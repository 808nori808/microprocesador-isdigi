==> flow/design.v <==
module registerbank(read_reg1,read_reg2,write_reg,write_data,reg_write,read_data1,read_data2,clock,RST);
input [4:0] read_reg1,read_reg2,write_reg;
input [31:0] write_data;
input reg_write,clock,RST;
output logic [31:0] read_data1,read_data2;
logic [31:0] [31:0] dato ;  
always @(posedge clock)
	if(!RST)
			dato = 0;
	else
		if(reg_write)	
			dato[write_reg] = write_data;
assign read_data1 = dato[read_reg1];
assign read_data2 = dato[read_reg2];
endmodule 
* Step by step through the tools: registerbank
Tool output for the design above, in the order of the flow.
Line numbers count from 1 in the design file above.
Operators: Yosys type, input widths -> output width; for muxes data width and select width s.
Library cell names are shortened.
A cell with n/a has no value.
- Design top :: registerbank
- Clock input :: clock
- Standard-cell library :: sky130hd
- Timing corner :: tt_025C_1v80

* Word-level counts
Counts by Yosys on the flattened word-level netlist (proc, flatten, opt, wreduce; memories kept). Register bits leave out memories and registers merged into their read ports (data or address); mux counts leave out enables and synchronous resets folded into registers. Print and check cells are left out. Cells with the same type and inputs are merged into one.
- Flip-flop bits (word level) :: 1024
- Word-level cells :: 9
- Shifts and indexed selects :: 4
- $add $sub $neg :: 1
- Bitwise logic cells :: 3
** Operators by type and width (number)
- $shiftx 1024x11->32 :: 2
- $and 1024x1024->1024 :: 1
- $or 1024x1024->1024 :: 1
- $not 1024->1024 :: 1
- $shift 32x33->1024 :: 1
- $shift 32x33->1024 const A :: 1
- $neg 10->33 :: 1

* Logic depth
Depth = most cells in a row (Yosys ltp): at word level without a register or memory, in the mapped netlist without a sequential cell, where the memories' decode and read muxes count.
- Depth after elaboration :: 5
- ABC_AREA :: 0
- Depth in mapped cells :: 14

* After synthesis
Source: synth_stat.txt of the flow (Yosys; design flattened, memories mapped). It holds for the ABC_AREA given above (unset counts as 0); a run with the other value may have another netlist.
- Cell area after synthesis :: 52723.1 µm²
- Cells in the netlist :: 6017
- Flip-flop cells :: 1024
** Cells by type
- dfxtp_1 :: number 1024, total area 2.05E+04 µm²
- mux2i_1 :: number 1248, total area 1.25E+04 µm²
- nand3_1 :: number 962, total area 4.81E+03 µm²
- o21ai_0 :: number 505, total area 2.53E+03 µm²
- clkbuf_1 :: number 399, total area 1.5E+03 µm²
- nand2_1 :: number 392, total area 1.47E+03 µm²
- a22oi_1 :: number 192, total area 1.44E+03 µm²
- nor2b_1 :: number 230, total area 1438.88 µm²
- a22o_1 :: number 128, total area 1.12E+03 µm²
- a21oi_1 :: number 192, total area 960.922 µm²
- o21ai_1 :: number 167, total area 835.802 µm²
- a21boi_0 :: number 106, total area 795.763 µm²
- buf_2 :: number 129, total area 645.619 µm²
- a31oi_1 :: number 64, total area 400.384 µm²
- buf_1 :: number 105, total area 394.128 µm²
- nor3_1 :: number 65, total area 325.312 µm²
- a21boi_1 :: number 22, total area 165.158 µm²
- buf_4 :: number 14, total area 105.101 µm²
Not listed: further types 25, cells in them 73.

* Path before layout
OpenSTA on the mapped netlist: ideal clock, no wires. The path of least setup slack (recovery checks aside). Input and output delay are each 20% of the period. Register names are those of the netlist, which keeps one name where synthesis merged equal registers.
- Path type :: input to register
- Start point :: input write_reg[0]
- End point :: register dato
- Slack :: -102 ps
- Delay of the path :: 2207 ps
- Arrival time :: 2603 ps
- Required time :: 2500 ps
- Driving pins on the path :: 11
- External input delay :: 526 ps
- Time at the first pin :: 526 ps
- Period :: 2630 ps
- Period reached after synthesis :: 2732 ps
"delay of the path" is the arrival time less input delay plus setup time.
"driving pins on the path": output pins that drive a net of the path, with the launching flip-flop's if there is one; two outputs of one cell count as two.
"period reached after synthesis" = period - worst setup slack (recovery checks aside). The figure is calculated, with input and output delays left at 20% of the set period.
Where an end lacks its bit number, it is one bit of the signal, or one of the new flip-flops if synthesis recoded a state register.
Between the ends stands the longest chain of elaborated cells between them, by number of cells; it is not shown to be the way that was timed. Of several equally long chains one is given.
Each line given opens the expression or statement behind the cell; cells for indexed reads and writes are added by Yosys, which also makes memories of some case tables.
- Cell sequence :: inv_1 -> ha_1 -> nand2b_1 -> nor2_1 -> ha_1 -> or3b_1 -> nor2_4 -> nand4_2 -> clkbuf_1 -> nand3_1 -> o21ai_0
- Length of the longest elaborated chain :: 5
- Elaborated cells between the ends (all ways) :: 6
- RTL lines with such cells :: 1
- Those cells by class :: add/sub: 1; shift: 2; logic: 3
** RTL lines, path post-synthesis
- start: declaration :: RTL line 2 : input [4:0] read_reg1,read_reg2,write_reg;
- $neg 10->33 :: RTL line 12 : dato[write_reg] = write_data;
- $shift 32x33->1024 :: RTL line 12
- $not 1024->1024 :: RTL line 12
- $and 1024x1024->1024 :: RTL line 12
- $or 1024x1024->1024 :: RTL line 12
- end: assignment :: RTL line 9 : dato = 0;
- end: assignment :: RTL line 12
- end: declaration :: RTL line 6 : logic [31:0] [31:0] dato ;

* Worst path after layout
Path of least setup slack in the final report of run A (OpenROAD, finished layout, wires in). Where an end is a register, its clock arrival counts in the times.
The path's times are printed in steps of 10 ps; the period is the one set.
- Path type :: input to output
- Start point :: input read_reg1[0]
- End point :: output read_data1[11]
- Period :: 4090 ps
- Required time :: 3270 ps
- External input delay :: 820 ps
- Slack :: 40 ps
- Driving pins on the path :: 10
- Arrival time :: 3240 ps
- Time at the first pin :: 820 ps
Between the ends stands the longest chain of elaborated cells between them, by number of cells; it is not shown to be the way that was timed. Of several equally long chains one is given.
- Cell sequence :: clkdlybuf4s50_1 -> buf_4 -> nor2b_4 -> buf_12 -> buf_12 -> a22o_1 -> nor3_1 -> a31oi_1 -> nand3_1 -> clkdlybuf4s50_1
- Length of the longest elaborated chain :: 1
- Elaborated cells between the ends (all ways) :: 1
- RTL lines with such cells :: 1
- Those cells by class :: shift: 1
** RTL lines, path post-layout
- start: declaration :: RTL line 2 : input [4:0] read_reg1,read_reg2,write_reg;
- $shiftx 1024x11->32 :: RTL line 13 : assign read_data1 = dato[read_reg1];
- end: declaration :: RTL line 5 : output logic [31:0] read_data1,read_data2;

--- measured runs ---
2 stored runs of registerbank in the flow (synthesis by Yosys, layout by OpenROAD, sky130hd cells), in arbitrary order. Constraints: input delay and output delay 20% of the set period each, output load 0.01 pF.
"period reached" is the run's clock period less its worst setup slack. It is reckoned from that one timing run; input and output delays stay at 20% of the period that was set.
"time on the worst setup path": the worst setup path's part of the clock period (all of it between registers, 20% less for each end at a port) less its slack. A launch clock that arrives late makes it longer, a capture clock that arrives late makes it shorter.
"power consumption": no workload was simulated; the value follows from the tool's default switching activity.
"time on the worst setup path" is known to 10 ps.

* Run A
** Files
==> flow/run.sh <==
#!/bin/bash
# the make line also repeats the synthesis and layout settings of config.mk as NAME=value (left out here)
make -C /OpenROAD-flow-scripts/flow DESIGN_CONFIG=/design/flow/config.mk WORK_HOME=/design/flow/orfs CLKGATE_MAP_FILE= finish
==> flow/config.mk <==
export PLATFORM = sky130hd
export DESIGN_NAME = registerbank
export DESIGN_NICKNAME = registerbank
export VERILOG_FILES = /design/flow/design.v
export SDC_FILE = /design/flow/constraint.sdc
export NUM_CORES = 4
export LEC_CHECK = 0
export CAP_MARGIN = 20
export CORE_MARGIN = 2
export CORE_UTILIZATION = 40
export SLEW_MARGIN = 20
==> flow/constraint.sdc <==
create_clock -name core_clock -period 4.09 [get_ports {clock}]
set_input_delay 0.8180 -clock core_clock [delete_from_list [all_inputs] [get_ports {clock}]]
set_output_delay 0.8180 -clock core_clock [all_outputs]
set_load 0.01 [all_outputs]
** Results
- Cell area after synthesis :: 52723.1 µm²
- Die footprint :: 134729.0 µm²
- Utilization in the final report :: 0.47
- Lowest setup slack :: 35 ps
- Post-route setup TNS :: 0 ps
- Worst hold slack in the final report :: 469 ps
- Power consumption :: 23884 µW
- Period reached :: 4055 ps
- Time on the worst setup path :: 2420 ps
- Kind of the worst setup path :: input to output

* Run B
** Files
==> flow/run.sh <==
#!/bin/bash
# the make line also repeats the synthesis and layout settings of config.mk as NAME=value (left out here)
make -C /OpenROAD-flow-scripts/flow DESIGN_CONFIG=/design/flow/config.mk WORK_HOME=/design/flow/orfs CLKGATE_MAP_FILE= finish
==> flow/config.mk <==
export PLATFORM = sky130hd
export DESIGN_NAME = registerbank
export DESIGN_NICKNAME = registerbank
export VERILOG_FILES = /design/flow/design.v
export SDC_FILE = /design/flow/constraint.sdc
export NUM_CORES = 4
export LEC_CHECK = 0
export ABC_AREA = 1
export CAP_MARGIN = 10
export CELL_PAD_IN_SITES_DETAIL_PLACEMENT = 1
export CELL_PAD_IN_SITES_GLOBAL_PLACEMENT = 1
export CORE_MARGIN = 2
export CORE_UTILIZATION = 54
export GPL_TIMING_DRIVEN = 1
export MIN_ROUTING_LAYER = met1
export PLACE_DENSITY_LB_ADDON = 0.22
export SETUP_SLACK_MARGIN = -0.25
export SLEW_MARGIN = 35
==> flow/constraint.sdc <==
create_clock -name core_clock -period 5.69 [get_ports {clock}]
set_input_delay 1.1380 -clock core_clock [delete_from_list [all_inputs] [get_ports {clock}]]
set_output_delay 1.1380 -clock core_clock [all_outputs]
set_load 0.01 [all_outputs]
** Results
- Cell area after synthesis :: 57704.1 µm²
- Die footprint :: 109492.0 µm²
- Utilization in the final report :: 0.606
- Lowest setup slack :: 325 ps
- Post-route setup TNS :: 0 ps
- Worst hold slack in the final report :: 511 ps
- Power consumption :: 18437 µW
- Period reached :: 5365 ps
- Time on the worst setup path :: 3090 ps
- Kind of the worst setup path :: input to output
--- end ---
